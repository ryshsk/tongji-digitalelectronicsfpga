==> flow/design.v <==
`timescale 1ns / 1ps
module flowing_light(
       input clk,
       input rst,
       output [15:0] led
);
     reg [23 : 0] cnt_reg;
     reg [15 : 0] light_reg;
     always @ (posedge clk)
          begin
               if (!rst)
               cnt_reg <= 0;
               else
               cnt_reg <= cnt_reg + 1;
          end
     always @ (posedge clk)
          begin
               if (!rst)
               light_reg <= 16'h0001;
               else if (cnt_reg == 24'hffffff) 
               begin
                    if (light_reg == 16'h8000)
                        light_reg <= 16'h0001;
               else
                    light_reg <= light_reg << 1;
               end
          end
assign led = light_reg;
endmodule
* Reports on flowing_light *
What the tools print for flowing_light, step after step.
Lines are those of the file above, counted from 1.
Library cell names are shortened.
A cell with -- has no value.

set-up
  design top = flowing_light
  clock port = clk
  cell library = sky130hd
  timing corner = tt_025C_1v80

* Word level *
Yosys after proc, flatten, opt, wreduce and memory -nomap, before mapping. Enables and synchronous resets that opt folds into registers are not counted as muxes. Memory bits, and registers merged into a memory's read port (data or address), are not among the register bits. Print and check cells are not counted. Equal cells are merged and count once.

word-level totals
  register bits after elaboration = 40
  cells after elaboration = 6
  input bits = 2

operators by class
  $add $sub $neg = 1
  multiplexer cells = 1
  equality and inequality tests = 2

operators by type and width
  cell                                            number
  adder 24 x 1 -> 24 bit (second input constant)  1
  equality test 24 bit (second input constant)    1
  equality test 16 bit (second input constant)    1
  2-to-1 mux 16 bit                               1

* Depth *
Depth = most cells in a row (Yosys ltp): at word level without a register or memory, in the mapped netlist without a sequential cell, where the memories' decode and read muxes count.

depth
  depth after elaboration = 2
  ABC_AREA = 0
  gate-level depth with buffers = 7
  depth with buffers taken out = 5

* Synthesis result *
Source: synth_stat.txt of the flow (Yosys; design flattened, memories mapped). It holds for the ABC_AREA given above (unset counts as 0); a run with the other value may have another netlist.
The area totals of this step are shown rounded.

mapped netlist
  flip-flops = 40
  cell count = 180
  cell area after synthesis = 0.001714 mm²
  buffer cells = 9

cells by type
  cell     number  area in all (µm²)
  dfxtp_1  40      800.768
  mux2i_1  16      160.154
  nand2_1  24      90.086
  xor2_1   9       78.826
  buf_6    5       56.304
  a21oi_1  10      50.048
  o31ai_1  6       45.043
  or4_1    6       45.043
  and4_1   5       43.792
  nand4_1  7       43.792
  nor2_1   11      41.29
  nand3_1  8       40.038
  and3_1   5       31.28
  or3_1    4       25.024
  o21ai_0  4       20.019
  and2_1   3       18.768
  nor4_1   3       18.768
  nand3_4  1       17.517

Other cell types: 9; their cells: 13.

* Worst setup path after synthesis *
Path of least setup slack by OpenSTA after synthesis, without wires, with an ideal clock, recovery checks aside; 20% of the period is set as input and as output delay. Where synthesis merged equal registers, the netlist keeps one of their names.

timing after synthesis
  kind = reg-to-reg
  start point = reg cnt_reg[0]
  end point = reg light_reg[10]
  path buffers = 2
  arrival time = 1.632 ns
  launch time at the first pin = 0.000 ns
  path delay = 1.704 ns
  stages on the path = 8
  clock period = 1.81 ns
  required time = 1.738 ns
  setup slack = 0.106 ns
  period reached after synthesis = 1.704 ns

"path delay" is the arrival time less input delay plus setup time.
"stages on the path" counts driving pins, that of a launching flip-flop among them; a cell with two outputs on the path counts twice.
"period reached after synthesis" is the clock period less the worst setup slack; recovery checks do not enter. This is arithmetic on one report: input and output delays are still those of the set period (20% each).
The rows between start and end are the longest chain of elaborated cells between them; the timing report does not say that the signal goes this way. Where chains are equally long, one stands for them.
Each line given opens the expression or statement behind the cell; cells for indexed reads and writes are added by Yosys, which also makes memories of some case tables.
A register here has more assigning lines than the two given.

on the way, after synthesis
  path through = dfxtp_1 ha_1 and4_1 and4_2 and2_1 buf_6 buf_6 mux2i_1
  cells in the longest elaborated chain = 1
  elaborated cells on any way between the ends = 1
  classes of those cells = eq/ne (1)

RTL lines, path after synthesis
  element               line  source
  from (decl)           7     reg [23 : 0] cnt_reg;
  from (assign)         12    cnt_reg <= 0;
  from (assign)         14    cnt_reg <= cnt_reg + 1;
  equality test 24 bit  20    else if (cnt_reg == 24'hffffff)
  to (assign)           19    light_reg <= 16'h0001;
  to (assign)           25    light_reg <= light_reg << 1;
  to (decl)             8     reg [15 : 0] light_reg;

* Timing after layout *
Path of least setup slack in the final report of run 1 (OpenROAD, finished layout, wires in). Where an end is a register, its clock arrival counts in the times.

timing after layout
  kind = reg-to-reg
  start point = reg cnt_reg[1]
  end point = reg light_reg[2]
  path buffers = 1
  setup slack = -0.33 ns
  required time = 1.45 ns
  launch time at the first pin = 0.34 ns
  arrival time = 1.79 ns
  stages on the path = 7
  clock period = 1.19 ns

The rows between start and end are the longest chain of elaborated cells between them; the timing report does not say that the signal goes this way. Where chains are equally long, one stands for them.
A register here has more assigning lines than the two given.

on the way, after layout
  path through = dfxtp_4 ha_4 and4_4 and4_4 and2_4 buf_4 mux2i_1
  cells in the longest elaborated chain = 1
  elaborated cells on any way between the ends = 1
  classes of those cells = eq/ne (1)

RTL lines, path after layout
  element               line  source
  from (decl)           7     reg [23 : 0] cnt_reg;
  from (assign)         12    cnt_reg <= 0;
  from (assign)         14    cnt_reg <= cnt_reg + 1;
  equality test 24 bit  20    else if (cnt_reg == 24'hffffff)
  to (assign)           19    light_reg <= 16'h0001;
  to (assign)           25    light_reg <= light_reg << 1;
  to (decl)             8     reg [15 : 0] light_reg;

==> results <==
Design flowing_light on sky130hd. What follows are 2 stored runs of the flow, each under its own settings; their order means nothing. The constraints put input and output delay at 20% of the set period each and load the outputs with 0.01 pF.
"achieved clock period" is the run's clock period less its worst setup slack. It is reckoned from that one timing run; input and output delays stay at 20% of the period that was set.
"worst setup path time" = time allowed to the worst setup path (clock period - input delay - output delay, where it has them) - its slack; a late launch clock adds to it, a late capture clock takes from it.
"power" rests on the timing tool's default activity at the inputs, not on a simulated workload.
The results are shown rounded.

Run 1
==> flow/run.sh <==
#!/bin/bash
# the make line also repeats the synthesis and layout settings of config.mk as NAME=value (left out here)
make -C /OpenROAD-flow-scripts/flow DESIGN_CONFIG=/design/flow/config.mk WORK_HOME=/design/flow/orfs CLKGATE_MAP_FILE= finish
==> flow/config.mk <==
export PLATFORM = sky130hd
export DESIGN_NAME = flowing_light
export DESIGN_NICKNAME = flowing_light
export VERILOG_FILES = /design/flow/design.v
export SDC_FILE = /design/flow/constraint.sdc
export NUM_CORES = 4
export LEC_CHECK = 0
export CAP_MARGIN = 35
export CELL_PAD_IN_SITES_DETAIL_PLACEMENT = 0
export CELL_PAD_IN_SITES_GLOBAL_PLACEMENT = 1
export CORE_MARGIN = 2
export CORE_UTILIZATION = 49
export CTS_CLUSTER_SIZE = 38
export PLACE_DENSITY = 0.51
export SLEW_MARGIN = 20
==> flow/constraint.sdc <==
create_clock -name core_clock -period 1.19 [get_ports {clk}]
set_input_delay 0.2380 -clock core_clock [delete_from_list [all_inputs] [get_ports {clk}]]
set_output_delay 0.2380 -clock core_clock [all_outputs]
set_load 0.01 [all_outputs]

==> results of run 1 <==
chip area after synthesis (Yosys): 0.001714 mm²
die area: 0.003987 mm²
standard-cell area of the final layout: 0.002409 mm²
utilization: 72.2 %
worst setup slack after layout: -0.334 ns
total negative slack: -7.515 ns
worst hold slack: 0.475 ns
power: 2161 µW
achieved clock period: 1.524 ns
worst setup path time: 1.52 ns
worst setup path kind: reg-to-reg

Run 2
==> flow/run.sh <==
#!/bin/bash
# the make line also repeats the synthesis and layout settings of config.mk as NAME=value (left out here)
make -C /OpenROAD-flow-scripts/flow DESIGN_CONFIG=/design/flow/config.mk WORK_HOME=/design/flow/orfs CLKGATE_MAP_FILE= finish
==> flow/config.mk <==
export PLATFORM = sky130hd
export DESIGN_NAME = flowing_light
export DESIGN_NICKNAME = flowing_light
export VERILOG_FILES = /design/flow/design.v
export SDC_FILE = /design/flow/constraint.sdc
export NUM_CORES = 4
export LEC_CHECK = 0
export CAP_MARGIN = 20
export CORE_MARGIN = 2
export CORE_UTILIZATION = 40
export SLEW_MARGIN = 20
==> flow/constraint.sdc <==
create_clock -name core_clock -period 2.31 [get_ports {clk}]
set_input_delay 0.4620 -clock core_clock [delete_from_list [all_inputs] [get_ports {clk}]]
set_output_delay 0.4620 -clock core_clock [all_outputs]
set_load 0.01 [all_outputs]

==> results of run 2 <==
chip area after synthesis (Yosys): 0.001714 mm²
die area: 0.004825 mm²
standard-cell area of the final layout: 0.001993 mm²
utilization: 49.1 %
worst setup slack after layout: 0.476 ns
total negative slack: 0.000 ns
worst hold slack: 0.473 ns
power: 1208 µW
achieved clock period: 1.834 ns
worst setup path time: 1.83 ns
worst setup path kind: reg-to-reg
